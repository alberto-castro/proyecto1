==> flow/design.v <==
`timescale 1ns / 1ps
module corriente_display2(In,out1,out2,up,down,clk,reset);
input up, down, clk, reset;
input [2:0] In;
output reg [9:0] out1;
output reg [9:0] out2;
always @(posedge clk)begin
	if (reset) 
	begin
		out2 <= 10'b0000011110;
		out1 <= 10'b0111110100;
	end
	else if (up) 
		if (out1 == 10'b1111101000)
			out1 <= 10'b0000000000;
		else
			out1 <= out1 + 10'b0000010100;
	else if (down)
		if (out1 == 10'b0000000000)
			out1 <= 10'b1111101000;
		else
			out1 <= out1 - 10'b0000010100;	
	else
		case(In)
			3'b000: out2 <= 10'b0000011110; 
			3'b001: out2 <= 10'b0000110010; 
			3'b010: out2 <= 10'b0001001011; 
			3'b011: out2 <= 10'b0001100100; 
			3'b100: out2 <= 10'b0001111101; 
			3'b101: out2 <= 10'b0010010110; 
			3'b110: out2 <= 10'b0010101111; 
			3'b111: out2 <= 10'b0011001000; 
		endcase
end
endmodule
# --- Reports on corriente_display2 ---
# Tool output for the design above, in the order of the flow.
# Lines are those of the file above, counted from 1.
# Operators: Yosys type, input widths -> output width; for muxes data width and select width s.
# Library cell names are shortened.
setup:
  top: "corriente_display2"
  clock: "clk"
  library: "sky130hd"
  lib_corner: "tt_025C_1v80"

# --- Elaborated design ---
# Counts by Yosys on the flattened word-level netlist (proc, flatten, opt, wreduce; memories kept). Register bits leave out memories and registers merged into their read ports (data or address). Print and check cells are left out. Cells with the same type and inputs are merged into one.
# Yosys's memory passes give these memory sizes; they may raise the number of words (mostly to a power of two), join words into wider ones and drop unused or constant bits.
op_classes:
  n_addsub: 2
  n_eq: 1
  n_mux: 4
  bitwise: 2
  reduce_and_logical: 3
ops:
  columns: ["op", "count"]
  rows:
  - ["$mux 10", 4]
  - ["$eq 10x10->1 const B", 1]
  - ["$add 10x5->10 const B", 1]
  - ["$sub 10x5->10 const B", 1]
  - ["$logic_not 10->1", 1]
  - ["$not 1->1", 2]
  - ["$reduce_and 2->1", 1]
  - ["$reduce_bool 2->1", 1]
bits:
  register_bits: 20
  rom_bits: 64
  clocked_rd_ports_x_width: 8
  mem_count: 1
  out_inout_bits: 20
mem_list:
  columns: ["name", "words", "word_bits", "rd", "wr", "line_no", "rtl"]
  rows:
  - ["(no name shown)", 8, 8, 1, 0, 24, "case(In)"]

# --- Logic depth ---
# Yosys ltp: most cells in a row. Word level: on the elaborated netlist, between registers, memories and ports. Mapped: between sequential cells and ports; inverters and the memories' decode and read muxes count.
depth:
  depth_word: 4
  abc_area: 0
  mapped_depth: 6
  mapped_depth_nobuf: 6

# --- Netlist ---
# The flow's flattened synthesis, as Yosys stat reports it; memories are mapped. The netlist is that of the ABC_AREA named above (0 if unset); the other value can give another one.
synth_totals:
  mapped_cells: 130
  yosys_area_um2: 1121.1
  seqArea_um2: 320.3
  flip_flops: 16
  buffers: 12
by_type:
  columns: ["cell", "count"]
  rows:
  - ["dfxtp_1", 16]
  - ["ha_1", 8]
  - ["buf_4", 6]
  - ["buf_6", 4]
  - ["o21ai_0", 9]
  - ["nand2_1", 11]
  - ["nand2b_1", 6]
  - ["inv_1", 9]
  - ["a31oi_1", 5]
  - ["a2111oi_2", 2]
  - ["a21oi_1", 6]
  - ["mux2i_1", 3]
  - ["nand3_1", 6]
  - ["xnor2_1", 3]
  - ["nor4_4", 1]
  - ["a221o_1", 2]
  - ["nor2_1", 5]
  - ["a31o_1", 2]
# Other cell types: 20; their cells: 26.

# --- Timing after synthesis ---
# OpenSTA on the mapped netlist: ideal clock, no wires. The path of least setup slack (recovery checks aside). Input and output delay are each 20% of the period. Register names are those of the netlist, which keeps one name where synthesis merged equal registers.
synth_path:
  path_kind: "register -> register"
  start: "register out1[2]"
  end: "register out1[5]"
  clock_period_ns: 1.92
  setup_time_ns: 0.137
  t_first_pin_ns: 0.000
  arrival_ns: 1.368
  t_required_ns: 1.783
  slack_ns: 0.415
  path_delay_ns: 1.505
  driving_pins: 7
  synth_period_reached_ns: 1.505
# "path_delay_ns" = arrival - input delay + setup time.
# "driving_pins" counts driving pins, that of a launching flip-flop among them; a cell with two outputs on the path counts twice.
# "synth_period_reached_ns" is the clock period less the worst setup slack; recovery checks do not enter. This is arithmetic on one report: input and output delays are still those of the set period (20% each).
# Between the ends stands the longest chain of elaborated cells between them, by number of cells; it is not shown to be the way that was timed. Of several equally long chains one is given.
# A line is the first line of the expression or statement that the cell stems from. Yosys adds cells for indexed reads and writes and turns some case tables into memories.
# At most two assigning lines are given for a register; there are more.
synth_via:
  cell_sequence: "dfxtp_1 inv_1 ha_1 nand3b_1 o21a_4 a2111oi_2 a41oi_1"
  elab_chain_len: 4
  cells_between: 8
  cone_lines: 6
  cone_classes: "add/sub: 2; eq/ne: 1; mux: 4; reduce/logical: 1"
synth_rtl:
  columns: ["element", "line_no", "rtl"]
  rows:
  - ["start: declaration", 5, "output reg [9:0] out1;"]
  - ["start: assignment", 17, "out1 <= out1 + 10'b0000010100;"]
  - ["start: assignment", 22, "out1 <= out1 - 10'b0000010100;"]
  - ["$sub 10x5->10", 22, null]
  - ["$mux 10", 19, "if (out1 == 10'b0000000000)"]
  - ["$mux 10", 18, "else if (down)"]
  - ["$mux 10", 13, "else if (up)"]
  - ["end: assignment", 17, null]
  - ["end: assignment", 22, null]
  - ["end: declaration", 5, null]

# --- Timing after layout ---
# Path of least setup slack in the final report of run 2 (OpenROAD, finished layout, wires in). Where an end is a register, its clock arrival counts in the times.
layout_path:
  path_kind: "register -> output"
  start: "register out1[4]"
  end: "output out1[4]"
  clock_period_ns: 2.04
  out_delay_ns: 0.41
  t_first_pin_ns: 0.30
  arrival_ns: 1.30
  t_required_ns: 1.63
  slack_ns: 0.33
  driving_pins: 2
# At most two assigning lines are given for a register; there are more.
layout_via:
  cell_sequence: "dfxtp_4 clkdlybuf4s50_1"
  elab_chain_len: 0
  cells_between: 0
  cone_lines: 0
layout_rtl:
  columns: ["element", "line_no", "rtl"]
  rows:
  - ["start: declaration", 5, "output reg [9:0] out1;"]
  - ["start: assignment", 17, "out1 <= out1 + 10'b0000010100;"]
  - ["start: assignment", 22, "out1 <= out1 - 10'b0000010100;"]
  - ["end: declaration", 5, null]

# Record of 2 stored runs of the RTL-to-layout flow on corriente_display2, platform sky130hd. The runs are unordered. Constraints: input delay and output delay 20% of the set period each, output load 0.01 pF.
# By "timing.worst_path_ns" is meant the share of the clock period that the worst setup path is allowed (20% is reserved at inputs, 20% at outputs), minus its slack. Clock arrival times at its registers enter into it.
runs:
  - name: "run 1"
    settings:
      period_ns: 3.05
      CORE_UTILIZATION: 50
      SETUP_SLACK_MARGIN: 0.2
      PLACE_DENSITY_LB_ADDON: 0.03
      CORE_ASPECT_RATIO: 0.87
      CELL_PAD_IN_SITES_GLOBAL_PLACEMENT: 2
      SLEW_MARGIN: 20
      MIN_ROUTING_LAYER: "met1"
      CAP_MARGIN: 20
      CORE_MARGIN: 2
    outcome: "did not finish, placement stopped with FLW-0024"
  - name: "run 2"
    settings:
      period_ns: 2.04
      CORE_UTILIZATION: 70
      SETUP_SLACK_MARGIN: 0.3
      PLACE_DENSITY_LB_ADDON: 0.11
      CTS_CLUSTER_SIZE: 34
      CAP_MARGIN: 20
      SLEW_MARGIN: 30
      MAX_ROUTING_LAYER: "met5"
      CORE_MARGIN: 2
    results:
      post_synth_area_um2: 1121.1
      final_setup_tns_ns: 0.000
      post_route_stdcell_area_um2: 1360.0
      ws_setup_ns: 0.335
      die_um2: 1937.8
      timing.worst_path_ns: 1.30
      worstPathKind: "register -> output"
      hold_worst_slack_ns: 0.487
