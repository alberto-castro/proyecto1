==> flow/design.v <==
`timescale 1ns / 1ps
module MaquinotaDisplay(clk,reset,salidaDisplay1,salidaDisplay2,salidaDisplay3,salidaDisplay4,ANOD,CAT);
	input clk,reset; 
	input [7:0] salidaDisplay1;
	input [7:0] salidaDisplay2;
	input [7:0] salidaDisplay3;
	input [7:0] salidaDisplay4;
	parameter estado1 = 2'b00;
   parameter estado2 = 2'b01;
   parameter estado3 = 2'b10;
   parameter estado4 = 2'b11;
	output reg [3:0] ANOD;
	output reg [7:0] CAT;
	reg [1:0] state = estado1;
	reg [7:0] contador = 0;
   always@(posedge clk)
      if (reset) begin
         state <= estado1;
      end
      else
         case (state)
            estado1 : begin
               if (contador == 8'b01100100)
                  state <= estado2;
               else
                  state <= estado1;
						contador = contador + 1'b1;
						ANOD[0]=0;
						ANOD[1]=1;
						ANOD[2]=1;
						ANOD[3]=1;
						CAT = salidaDisplay4;
            end
            estado2 : begin
               if (contador == 8'b00000001)
                  state <= estado3;
               else
                  state <= estado2;
						contador = contador - 1'b1;
						ANOD[0]=1;
						ANOD[1]=0;
						ANOD[2]=1;
						ANOD[3]=1;
						CAT = salidaDisplay3;
            end
            estado3 : begin
               if (contador == 8'b01100100)
                  state <= estado4;
               else
                  state <= estado3;
						contador = contador + 1'b1;
						ANOD[0]=1;
						ANOD[1]=1;
						ANOD[2]=0;
						ANOD[3]=1;
						CAT = salidaDisplay2;
            end
            estado4 : begin
               if (contador == 8'b00000001)
                  state <= estado1;
               else
                  state <= estado4;
						contador = contador - 1'b1;
						ANOD[0]=1;
						ANOD[1]=1;
						ANOD[2]=1;
						ANOD[3]=0;
						CAT = salidaDisplay1;
            end
         endcase
endmodule
# Step by step through the tools: MaquinotaDisplay

The steps from the RTL of MaquinotaDisplay to its reports follow in flow order.
Line numbers count from 1 in the design file above.
Cell names lack the library's common part.
A cell with - has no value.

Design top: MaquinotaDisplay
Clock: clk
Library: sky130hd
Corner: tt_025C_1v80

# Word level

Counts by Yosys on the flattened word-level netlist (proc, flatten, opt, wreduce; memories kept). Register bits leave out memories and registers merged into their read ports (data or address). Print and check cells are left out.

Multiply operators: 0
$lt $le $gt $ge: 0
Shift operators: 0
Mux-type cells: 11
Reduce/logical cells: 7
Bitwise logic cells: 0
Equal/unequal tests: 5
Divide/modulo/power cells: 0
Add/sub/neg operators: 2

Operators with widths:

| cell                                                                   | number |
| 8-bit case mux with 4-bit select                                       | 1 |
| 8-bit case mux with 2-bit select                                       | 1 |
| 3-bit OR reduction                                                     | 4 |
| 8-bit by 1-bit adder with 8-bit output (second input constant)         | 1 |
| 8-bit by 1-bit subtractor with 8-bit output (second input constant)    | 1 |
| 8-bit by 1-bit equality test with 1-bit output (second input constant) | 1 |
| 8-bit by 7-bit equality test with 1-bit output (second input constant) | 1 |
| 2-bit case mux with 4-bit select                                       | 1 |
| 1-bit case mux with 2-bit select                                       | 4 |
| 2-bit equality test (second input constant)                            | 2 |
| 2-bit OR reduction                                                     | 2 |
| 2-bit 2-to-1 mux                                                       | 2 |
| 2-bit by 1-bit equality test with 1-bit output (second input constant) | 1 |
| 2-bit logical NOT                                                      | 1 |
| 1-bit 2-to-1 mux                                                       | 2 |

Latch bits: 0
Bits in read-only memories: 0
Clocked read ports x word width: 0
RAM bits: 0
Memory cells: 0
Bits in registers: 22
Bits of input ports: 34
Word-level cells: 29
Output and inout bits: 12

# Depth

Yosys ltp: most cells in a row. Word level: on the elaborated netlist, between registers, memories and ports. Mapped: between sequential cells and ports; inverters and the memories' decode and read muxes count.

Depth after elaboration: 3
ABC_AREA: 0
Depth in mapped cells: 6
Gate-level depth less buffers: 6

# Synthesis result

The flow's flattened synthesis, as Yosys stat reports it; memories are mapped. The netlist is that of the ABC_AREA named above (0 if unset); the other value can give another one.
Totals and module areas in this step are rounded.

Cell types:

| cell     | number | area in all (µm²) |
| edfxtp_1 | 20     | 600.576 |
| mux4_2   | 8      | 180.173 |
| dfxtp_1  | 2      | 40.038 |
| ha_1     | 3      | 37.536 |
| xnor2_1  | 4      | 35.034 |
| xor2_1   | 4      | 35.034 |
| nor4_4   | 1      | 21.27 |
| inv_1    | 5      | 18.768 |
| nand2_1  | 5      | 18.768 |
| nand2b_1 | 2      | 12.512 |
| o22ai_1  | 2      | 12.512 |
| buf_6    | 1      | 11.261 |
| or4_4    | 1      | 11.261 |
| buf_2    | 2      | 10.01 |
| mux2i_1  | 1      | 10.01 |
| nand3_1  | 2      | 10.01 |
| nor3_1   | 2      | 10.01 |
| a41oi_1  | 1      | 8.758 |

Other cell types: 11; their cells: 12.

Flip-flop cells: 22
Mapped cells: 78
Mapped area: 1200 µm²
Buffer cells: 4

# Worst setup path after synthesis

Path of least setup slack by OpenSTA after synthesis, without wires, with an ideal clock, recovery checks aside; 20% of the period is set as input and as output delay. Where synthesis merged equal registers, the netlist keeps one of their names.

Path type: reg-to-reg
Start: register contador[2]
End: register contador[7]
Arrival: 1.406 ns
Path delay: 1.666 ns
Data required time: 2.460 ns
Slack: 1.054 ns
Time at the first pin: 0.000 ns
Driving pins on the path: 6
Buffers on the path: 1
Clock period: 2.72 ns
Library setup time: 0.260 ns
Synthesis period reached: 1.666 ns

"path delay" = arrival - input delay + setup time.
"driving pins on the path": output pins that drive a net of the path, with the launching flip-flop's if there is one; two outputs of one cell count as two.
"synthesis period reached" is the clock period less the worst setup slack; recovery checks do not enter. This is arithmetic on one report: input and output delays are still those of the set period (20% each).
Between the ends stands the longest chain of elaborated cells between them, by number of cells; it is not shown to be the way that was timed. Of several equally long chains one is given.
A line is the first line of the expression or statement that the cell stems from. Yosys adds cells for indexed reads and writes and turns some case tables into memories.
A register here has more assigning lines than the two given.

Cell sequence: edfxtp_1 > buf_6 > or3_2 > o22ai_1 > o21ai_0 > xnor2_1
Length of the longest elaborated chain: 2
Elaborated cells on any way between the ends: 3
Those cells by class: 2 x add/sub; 1 x mux

RTL lines, path post-synthesis:

| item                                        | line | source |
| start: declaration                          | 15   | `reg [7:0] contador = 0;` |
| start: assignment                           | 27   | `contador = contador + 1'b1;` |
| start: assignment                           | 39   | `contador = contador - 1'b1;` |
| 8-bit by 1-bit subtractor with 8-bit output | 63   | `contador = contador - 1'b1;` |
| 8-bit case mux with 2-bit select            | 21   | `case (state)` |
| end: assignment                             | 27   |  |
| end: assignment                             | 39   |  |
| end: declaration                            | 15   |  |

# Timing after layout

From the final timing report of job 1: the path of least setup slack in the routed layout; clock arrival at registers is part of the times.

Path type: reg-to-reg
Start: register contador[2]
End: register contador[7]
Slack: -0.13 ns
Library setup time: 0.23 ns
Arrival: 1.56 ns
Driving pins on the path: 5
Clock period: 1.37 ns
Buffers on the path: 0
Time at the first pin: 0.30 ns
Data required time: 1.43 ns

Between the ends stands the longest chain of elaborated cells between them, by number of cells; it is not shown to be the way that was timed. Of several equally long chains one is given.
A register here has more assigning lines than the two given.

Cell sequence: edfxtp_1 > or3_4 > o22ai_4 > o21ai_2 > xnor2_1
Length of the longest elaborated chain: 2
Elaborated cells on any way between the ends: 3
Those cells by class: 2 x add/sub; 1 x mux

RTL lines, path post-layout:

| item                                        | line | source |
| start: declaration                          | 15   | `reg [7:0] contador = 0;` |
| start: assignment                           | 27   | `contador = contador + 1'b1;` |
| start: assignment                           | 39   | `contador = contador - 1'b1;` |
| 8-bit by 1-bit subtractor with 8-bit output | 63   | `contador = contador - 1'b1;` |
| 8-bit case mux with 2-bit select            | 21   | `case (state)` |
| end: assignment                             | 27   |  |
| end: assignment                             | 39   |  |
| end: declaration                            | 15   |  |

Subject: flow runs of MaquinotaDisplay

Hi,

Settings and measured results of 2 stored flow runs for module MaquinotaDisplay (sky130hd), not sorted in any way. The constraints put input and output delay at 20% of the set period each and load the outputs with 0.01 pF.
By "achieved period" is meant the clock period of the run minus its worst setup slack. This is arithmetic on one report: input and output delays are still those of the set period (20% each).
"allowed time less slack (worst setup path)" = time allowed to the worst setup path (clock period - input delay - output delay, where it has them) - its slack; a late launch clock adds to it, a late capture clock takes from it.
"total power of the final layout" is the tool's figure for a default switching activity; nothing was simulated.
The measured numbers are rounded.
Among the settings, -- means not set for that run.
Among the results, -- means that no value is shown for the run.

| name                                            | job 1      | job 2 |
| period_ns                                       | 1.37       | 3.6   |
| CAP_MARGIN                                      | 20         | 20    |
| CORE_MARGIN                                     | 2          | 2     |
| CORE_UTILIZATION                                | 40         | 51    |
| SLEW_MARGIN                                     | 20         | 20    |
| PLACE_DENSITY_LB_ADDON                          | --         | 0.22  |
| CELL_PAD_IN_SITES_GLOBAL_PLACEMENT              | --         | 3     |
| CELL_PAD_IN_SITES_DETAIL_PLACEMENT              | --         | 0     |
| GPL_TIMING_DRIVEN                               | --         | 0     |
| GPL_ROUTABILITY_DRIVEN                          | --         | 1     |
| CTS_CLUSTER_SIZE                                | --         | 10    |
| standard-cell area after layout (µm²)           | 1900       | --    |
| achieved period (ns)                            | 1.498      | --    |
| total power of the final layout (uW)            | 1400       | --    |
| allowed time less slack (worst setup path) (ns) | 1.50       | --    |
| critical path kind                              | reg-to-reg | --    |
| post-synthesis cell area (µm²)                  | 1200       | --    |
| worst setup slack after layout (ns)             | -0.13      | --    |
| lowest hold slack (ns)                          | 0.66       | --    |
| post-route setup TNS (ns)                       | -0.57      | --    |
| die outline area (µm²)                          | 3300       | --    |
| utilization in the final report                 | 0.68       | --    |

Job 2: incomplete, placement halted on FLW-0024

Regards
